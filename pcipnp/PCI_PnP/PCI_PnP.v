==> flow/design.v <==
module PCI_PnP
(
  PCI_CLK, PCI_RSTn, PCI_FRAMEn, PCI_AD, PCI_CBE, PCI_IRDYn, PCI_TRDYn, PCI_DEVSELn, PCI_IDSEL, PCI_STOPn,
  LED, LED2,
  PCI_PAR, PCI_GNTn, PCI_LOCKn, PCI_PERRn, PCI_REQn, PCI_SERRn
);
parameter VENDOR_ID = 16'h0100;
parameter DEVICE_ID = 16'h0000;
parameter PCI_CBECD_IORead  = 4'b0010;
parameter PCI_CBECD_IOWrite = 4'b0011;
parameter PCI_CBECD_MEMRead  = 4'b0110;
parameter PCI_CBECD_MEMWrite = 4'b0111;
parameter PCI_CBECD_CSRead  = 4'b1010;
parameter PCI_CBECD_CSWrite = 4'b1011;
input PCI_CLK, PCI_RSTn, PCI_FRAMEn, PCI_IRDYn, PCI_IDSEL;
inout [31:0] PCI_AD;
input [3:0] PCI_CBE;
output PCI_TRDYn, PCI_DEVSELn, PCI_STOPn;
output LED, LED2;
input PCI_PAR, PCI_GNTn, PCI_LOCKn, PCI_PERRn, PCI_REQn, PCI_SERRn;   
wire Dummy1 = PCI_PAR | PCI_GNTn | PCI_LOCKn | PCI_PERRn | PCI_REQn | PCI_SERRn;   
reg PCI_Transaction;
wire PCI_TransactionStart = ~PCI_Transaction & ~PCI_FRAMEn;
wire PCI_TransactionEnd = PCI_Transaction & PCI_FRAMEn & PCI_IRDYn;
always @(posedge PCI_CLK or negedge PCI_RSTn)
if(~PCI_RSTn) PCI_Transaction <= 0;
else
case(PCI_Transaction)
  1'b0: PCI_Transaction <= PCI_TransactionStart;
  1'b1: PCI_Transaction <= ~PCI_TransactionEnd;
endcase
reg PCI_CSCMD_IOenabled;  reg [ 9:0] PCI_CSBAR0;
reg PCI_CSCMD_MEMenabled; reg [15:0] PCI_MEMBAR1;
wire PCI_Targeted = PCI_TransactionStart & (PCI_AD[1:0]==0) & (
		( (PCI_CSCMD_IOenabled & (PCI_AD[15:6]==PCI_CSBAR0) & ((PCI_CBE==PCI_CBECD_IORead) | (PCI_CBE==PCI_CBECD_IOWrite)) ) ) | 
		( (PCI_CSCMD_MEMenabled & (PCI_AD[31:16]==PCI_MEMBAR1) & ((PCI_CBE==PCI_CBECD_MEMRead) | (PCI_CBE==PCI_CBECD_MEMWrite)) ) ) | 
		(  PCI_IDSEL & ((PCI_CBE==PCI_CBECD_CSRead) | (PCI_CBE==PCI_CBECD_CSWrite)) )
	);
reg [3:0] PCI_TransactionAddr;
always @(posedge PCI_CLK) if(PCI_TransactionStart) PCI_TransactionAddr <= PCI_AD[5:2];
wire PCI_LastDataTransfer = PCI_FRAMEn & ~PCI_IRDYn & ~PCI_TRDYn;
reg PCI_Transaction_Read_nWrite, PCI_IOSpace, PCI_MEMSpace, PCI_ConfSpace;
always @(posedge PCI_CLK or negedge PCI_RSTn)
if(~PCI_RSTn) {PCI_Transaction_Read_nWrite, PCI_IOSpace, PCI_MEMSpace, PCI_ConfSpace} <= 0;
else
if(~PCI_Transaction)
begin
  PCI_Transaction_Read_nWrite <= ~PCI_CBE[0];
  PCI_IOSpace   <= (PCI_CBE[3:2]==2'b00);
  PCI_MEMSpace  <= (PCI_CBE[3:2]==2'b01);
  PCI_ConfSpace <= (PCI_CBE[3:2]==2'b10);
end
reg PCI_DevSelOE;
always @(posedge PCI_CLK or negedge PCI_RSTn)
if(~PCI_RSTn) PCI_DevSelOE <= 0;
else
case(PCI_Transaction)
  1'b0: PCI_DevSelOE <= PCI_Targeted;
  1'b1: if(PCI_TransactionEnd) PCI_DevSelOE <= 1'b0;
endcase
reg PCI_DevSel;
always @(posedge PCI_CLK or negedge PCI_RSTn)
if(~PCI_RSTn) PCI_DevSel <= 0;
else
case(PCI_Transaction)
  1'b0: PCI_DevSel <= PCI_Targeted;
  1'b1: PCI_DevSel <= PCI_DevSel & ~PCI_LastDataTransfer;
endcase
reg PCI_TargetReady;
always @(posedge PCI_CLK or negedge PCI_RSTn)
if(~PCI_RSTn) PCI_TargetReady <= 0;
else
case(PCI_Transaction)
  1'b0: PCI_TargetReady <= PCI_Targeted & PCI_CBE[0];   
  1'b1: PCI_TargetReady <= PCI_DevSel & ~PCI_LastDataTransfer;
endcase
reg PCI_Stop;
always @(posedge PCI_CLK or negedge PCI_RSTn)
if(~PCI_RSTn) PCI_Stop <= 0;
else
case(PCI_Transaction)
  1'b0: PCI_Stop <= PCI_Targeted & PCI_CBE[0];   
  1'b1: PCI_Stop <= PCI_DevSel & ~PCI_FRAMEn;
endcase
reg PCI_AD_OE;
always @(posedge PCI_CLK or negedge PCI_RSTn)
if(~PCI_RSTn) PCI_AD_OE <= 0;
else
PCI_AD_OE <= PCI_DevSel & PCI_Transaction_Read_nWrite & ~PCI_LastDataTransfer;
assign PCI_DEVSELn = PCI_DevSelOE ? ~PCI_DevSel : 1'bZ;
assign PCI_TRDYn = PCI_DevSelOE ? ~PCI_TargetReady : 1'bZ;
assign PCI_STOPn = PCI_DevSelOE ? ~PCI_Stop : 1'bZ;
wire PCI_CSTransferWrite = PCI_DevSel & PCI_ConfSpace & ~PCI_Transaction_Read_nWrite & ~PCI_IRDYn & ~PCI_TRDYn;
wire PCI_CSTransferRead  = PCI_DevSel & PCI_ConfSpace &  PCI_Transaction_Read_nWrite & ~PCI_IRDYn & ~PCI_TRDYn;
always @(posedge PCI_CLK or negedge PCI_RSTn) if(~PCI_RSTn) PCI_CSCMD_IOenabled <= 0; else if(PCI_CSTransferWrite & (PCI_TransactionAddr==4'h1)) PCI_CSCMD_IOenabled <= PCI_AD[0];
always @(posedge PCI_CLK or negedge PCI_RSTn) if(~PCI_RSTn) PCI_CSBAR0 <= 0; else if(PCI_CSTransferWrite & (PCI_TransactionAddr==4'h4)) PCI_CSBAR0 <= PCI_AD[15:6];
always @(posedge PCI_CLK or negedge PCI_RSTn) if(~PCI_RSTn) PCI_CSCMD_MEMenabled <= 0; else if(PCI_CSTransferWrite & (PCI_TransactionAddr==4'h1)) PCI_CSCMD_MEMenabled <= PCI_AD[1];
always @(posedge PCI_CLK or negedge PCI_RSTn) if(~PCI_RSTn) PCI_MEMBAR1 <= 0; else if(PCI_CSTransferWrite & (PCI_TransactionAddr==4'h5)) PCI_MEMBAR1 <= PCI_AD[31:16];
reg [31:0] PCI_CSread;
always @(PCI_TransactionAddr, PCI_CSCMD_IOenabled, PCI_CSBAR0, PCI_CSCMD_MEMenabled, PCI_MEMBAR1)
case(PCI_TransactionAddr)
  4'h0: PCI_CSread <=  {DEVICE_ID, VENDOR_ID};
  4'h1: PCI_CSread <= {30'h0000000, PCI_CSCMD_MEMenabled, PCI_CSCMD_IOenabled};   
  4'h4: PCI_CSread <= {16'h0000, PCI_CSBAR0, 6'b000001};	  
  4'h5: PCI_CSread <= {PCI_MEMBAR1, 12'h000, 4'b0000};   
  default: PCI_CSread <= 32'h00000000;
endcase
wire PCI_WorkSpace = PCI_IOSpace | PCI_MEMSpace;
wire PCI_TransferWrite = PCI_DevSel & PCI_WorkSpace & ~PCI_Transaction_Read_nWrite & ~PCI_IRDYn & ~PCI_TRDYn;
wire PCI_TransferRead  = PCI_DevSel & PCI_WorkSpace &  PCI_Transaction_Read_nWrite & ~PCI_IRDYn & ~PCI_TRDYn;
wire PCI_IOTransferWrite = PCI_DevSel & PCI_IOSpace & ~PCI_Transaction_Read_nWrite & ~PCI_IRDYn & ~PCI_TRDYn;
wire PCI_IOTransferRead  = PCI_DevSel & PCI_IOSpace &  PCI_Transaction_Read_nWrite & ~PCI_IRDYn & ~PCI_TRDYn;
wire PCI_MEMTransferWrite = PCI_DevSel & PCI_MEMSpace & ~PCI_Transaction_Read_nWrite & ~PCI_IRDYn & ~PCI_TRDYn;
wire PCI_MEMTransferRead  = PCI_DevSel & PCI_MEMSpace &  PCI_Transaction_Read_nWrite & ~PCI_IRDYn & ~PCI_TRDYn;
reg [31:0] RAM [15:0];
always @(posedge PCI_CLK) if(PCI_TransferWrite) RAM[PCI_TransactionAddr] <= PCI_AD;
wire [31:0] PCI_read = PCI_WorkSpace ? RAM[PCI_TransactionAddr] : PCI_CSread;
assign PCI_AD = PCI_AD_OE ? PCI_read : 32'hZZZZZZZZ;
reg [31:0] PCI_data; always @(posedge PCI_CLK) if(PCI_TransferWrite) PCI_data <= PCI_AD;
wire LED = PCI_data[0] & Dummy1;
wire LED2 = PCI_data[1];
endmodule
## From RTL to reports: PCI_PnP

What the tools print for PCI_PnP, step after step.
Lines are those of the file above, counted from 1.
Cell names lack the library's common part.
The mark - stands for no value.

| design | value |
|---|---|
| top | PCI_PnP |
| clock input | PCI_CLK |
| cell library | sky130hd |
| timing corner | tt_025C_1v80 |

## Word level

Yosys after proc, flatten, opt, wreduce and memory -nomap, before mapping. Print and check cells are not counted. Equal cells are merged and count once.
Memory sizes are those after Yosys's memory passes, which may raise the word count (mostly to a power of two), join words into wider ones and drop unused or constant bits.

| storage and ports | value |
|---|---|
| bits in registers | 44 |
| memory bits (writable) | 512 |
| word width x clocked read ports | 32 |
| memory cells | 1 |
| word-level cells | 101 |

Memories:

| name | words | width | rd ports | wr ports | RTL line | text |
|---|---|---|---|---|---|---|
| RAM | 16 | 32 | 1 | 1 | 115 | `reg [31:0] RAM [15:0];` |

| operators by class | value |
|---|---|
| equal/unequal tests | 14 |
| muxes and demuxes | 16 |
| bitwise operators | 51 |
| reductions and logical operators | 3 |

Operator list:

| operator | number |
|---|---|
| 32-bit case mux with 4-bit select | 1 |
| 32-bit 2-to-1 mux | 3 |
| 1-bit AND | 29 |
| 16-bit equality test | 1 |
| 4-bit by 3-bit equality test with 1-bit output with constant B | 4 |
| 1-bit OR | 11 |
| 1-bit inverter | 11 |
| 10-bit equality test | 1 |
| 1-bit case mux with 2-bit select | 5 |
| 4-bit by 2-bit equality test with 1-bit output with constant B | 2 |
| 4-bit equality test with constant B | 2 |
| 4-bit 2-to-1 mux | 2 |
| 1-bit 2-to-1 mux | 5 |
| 2-bit zero test | 2 |
| 4-bit by 1-bit equality test with 1-bit output with constant B | 1 |
| 4-bit zero test | 1 |
| 2-bit by 1-bit equality test with 1-bit output with constant B | 1 |
| 2-bit by 1-bit != test with 1-bit output with constant B | 1 |
| 2-bit equality test with constant B | 1 |

## Depth

Depth = most cells in a row (Yosys ltp): at word level without a register or memory, in the mapped netlist without a sequential cell, where the memories' decode and read muxes count.

| depth | value |
|---|---|
| depth after elaboration | 12 |
| ABC_AREA | 0 |
| depth in mapped cells | 14 |
| depth with buffers taken out | 9 |

## Mapped cells and area

Yosys stat after the flow's synthesis: flattened, memories mapped to cells. It holds for the ABC_AREA given above (unset counts as 0); a run with the other value may have another netlist.
Totals and module areas in this step are rounded.

Cells by type:

| cell | number |
|---|---|
| edfxtp_1 | 518 |
| mux4_2 | 79 |
| mux2i_1 | 101 |
| dfrtp_1 | 36 |
| mux2_2 | 38 |
| a22oi_1 | 33 |
| nand2_1 | 56 |
| mux4_1 | 7 |
| nand3_1 | 34 |
| nor2_1 | 38 |
| buf_6 | 10 |
| buf_4 | 14 |
| o21ai_0 | 21 |
| a21oi_1 | 19 |
| dfxtp_1 | 4 |
| nor2b_1 | 12 |
| a22o_1 | 8 |
| buf_2 | 13 |

Other cell types: 51; their cells: 149.

| mapped netlist | value |
|---|---|
| mapped cells | 1190 |
| mapped area | 22390 µm² |
| flip-flop cells | 558 |
| buffer cells | 58 |

## Worst setup path after synthesis

OpenSTA on the mapped netlist: ideal clock, no wires. The path of least setup slack (recovery checks aside). Input and output delay are each 20% of the period. Register names are those of the netlist, which keeps one name where synthesis merged equal registers.

| timing path after synthesis | value |
|---|---|
| kind | input -> register |
| start point | input PCI_IRDYn |
| end point | memory RAM[2][0] |
| clock period | 6.26 ns |
| setup time | 0.461 ns |
| launch time at the first pin | 1.252 ns |
| arrival | 4.526 ns |
| data required time | 5.799 ns |
| path slack | 1.273 ns |
| path delay | 3.735 ns |
| stages | 4 |
| path buffers | 0 |
| period reached after synthesis | 4.987 ns |

"path delay" is the arrival time less input delay plus setup time.
"stages" counts driving pins, that of a launching flip-flop among them; a cell with two outputs on the path counts twice.
"period reached after synthesis" = period - worst setup slack (recovery checks aside). The figure is calculated, with input and output delays left at 20% of the set period.
Between the ends stands the longest chain of elaborated cells between them, by number of cells; it is not shown to be the way that was timed. Of several equally long chains one is given.
A line is the first line of the expression or statement that the cell stems from. Yosys adds cells for indexed reads and writes and turns some case tables into memories.
The path ends at the enable pin of a flip-flop; only ways to that pin are counted.

| between the ends, after synthesis | value |
|---|---|
| cell sequence | nor2_1 > nor4b_1 > nand3b_1 > nor3_1 |
| length of the longest elaborated chain | 4 |
| elaborated cells on any way between the ends | 5 |
| classes of those cells | mux (2); logic (3) |

RTL lines, path after synthesis:

| what | RTL line | text |
|---|---|---|
| from (decl) | 15 | `input PCI_CLK, PCI_RSTn, PCI_FRAMEn, PCI_IRDYn, PCI_IDSEL;` |
| 1-bit inverter | 109 | `wire PCI_TransferWrite = PCI_DevSel & PCI_WorkSpace & ~PCI_Transaction_Read_nWrite & ~PCI_IRDYn & ~PCI_TRDYn;` |
| 1-bit AND (2 in a row) | 109 |  |
| 4-bit 2-to-1 mux | 116 | `always @(posedge PCI_CLK) if(PCI_TransferWrite) RAM[PCI_TransactionAddr] <= PCI_AD;` |
| to (decl) | 115 | `reg [31:0] RAM [15:0];` |

## Timing after layout

From the final timing report of run 1: the path of least setup slack in the routed layout; clock arrival at registers is part of the times.

| timing path after layout | value |
|---|---|
| kind | register -> output |
| start point | register (no name shown) |
| end point | output PCI_AD[22] |
| clock period | 5.88 ns |
| external output delay | 1.18 ns |
| launch time at the first pin | 0.60 ns |
| arrival | 3.53 ns |
| data required time | 4.70 ns |
| path slack | 1.17 ns |
| stages | 7 |
| path buffers | 2 |

| between the ends, after layout | value |
|---|---|
| cell sequence | dfxtp_4 > buf_4 > nor2b_1 > a22oi_1 > nand3_1 > nand3_1 > buf_4 |

RTL lines, path after layout:

| what | RTL line | text |
|---|---|---|
| to (decl) | 16 | `inout [31:0] PCI_AD;` |

No chain of elaborated cells between the ends is given.

Lab notebook: PCI_PnP

Below are 2 stored runs of the flow (Yosys, OpenROAD; platform sky130hd) on PCI_PnP, each with its settings and what was measured, unordered. Constraints: input delay and output delay 20% of the set period each, output load 0.01 pF.
"clock period reached" is the run's clock period less its worst setup slack. It is reckoned from that one timing run; input and output delays stay at 20% of the period that was set.
By "worst path time" is meant the share of the clock period that the worst setup path is allowed (20% is reserved at inputs, 20% at outputs), minus its slack. Clock arrival times at its registers enter into it.
"power consumption" is the tool's figure for a default switching activity; nothing was simulated.
Results are given in rounded form.
Among the settings, -- means not set for that run.

| setting or result | run 1 | run 2 |
|---|---|---|
| period_ns | 5.88 | 4.06 |
| CORE_UTILIZATION | 35 | 41 |
| CAP_MARGIN | 20 | 5 |
| CORE_MARGIN | 2 | 10 |
| SLEW_MARGIN | 20 | 30 |
| PLACE_DENSITY | -- | 0.59 |
| HOLD_SLACK_MARGIN | -- | 0.15 |
| CORE_ASPECT_RATIO | -- | 1.71 |
| GPL_TIMING_DRIVEN | -- | 0 |
| MIN_ROUTING_LAYER | -- | met1 |
| MAX_ROUTING_LAYER | -- | met4 |
| mapped cell area after synthesis (µm²) | 22390 | 22390 |
| die footprint (µm²) | 66020 | 64710 |
| area of the standard cells in the finished layout (µm²) | 25560 | 26470 |
| post-route utilization (%) | 40.5 | 48.7 |
| lowest setup slack (ns) | 1.172 | 0.062 |
| total negative slack on setup checks (ns) | 0.000 | 0.000 |
| power consumption (mW) | 8.812 | 12.57 |
| clock period reached (ns) | 4.708 | 3.998 |
| worst path time (ns) | 3.53 | 3.19 |
| type of the worst setup path | register -> output | register -> output |
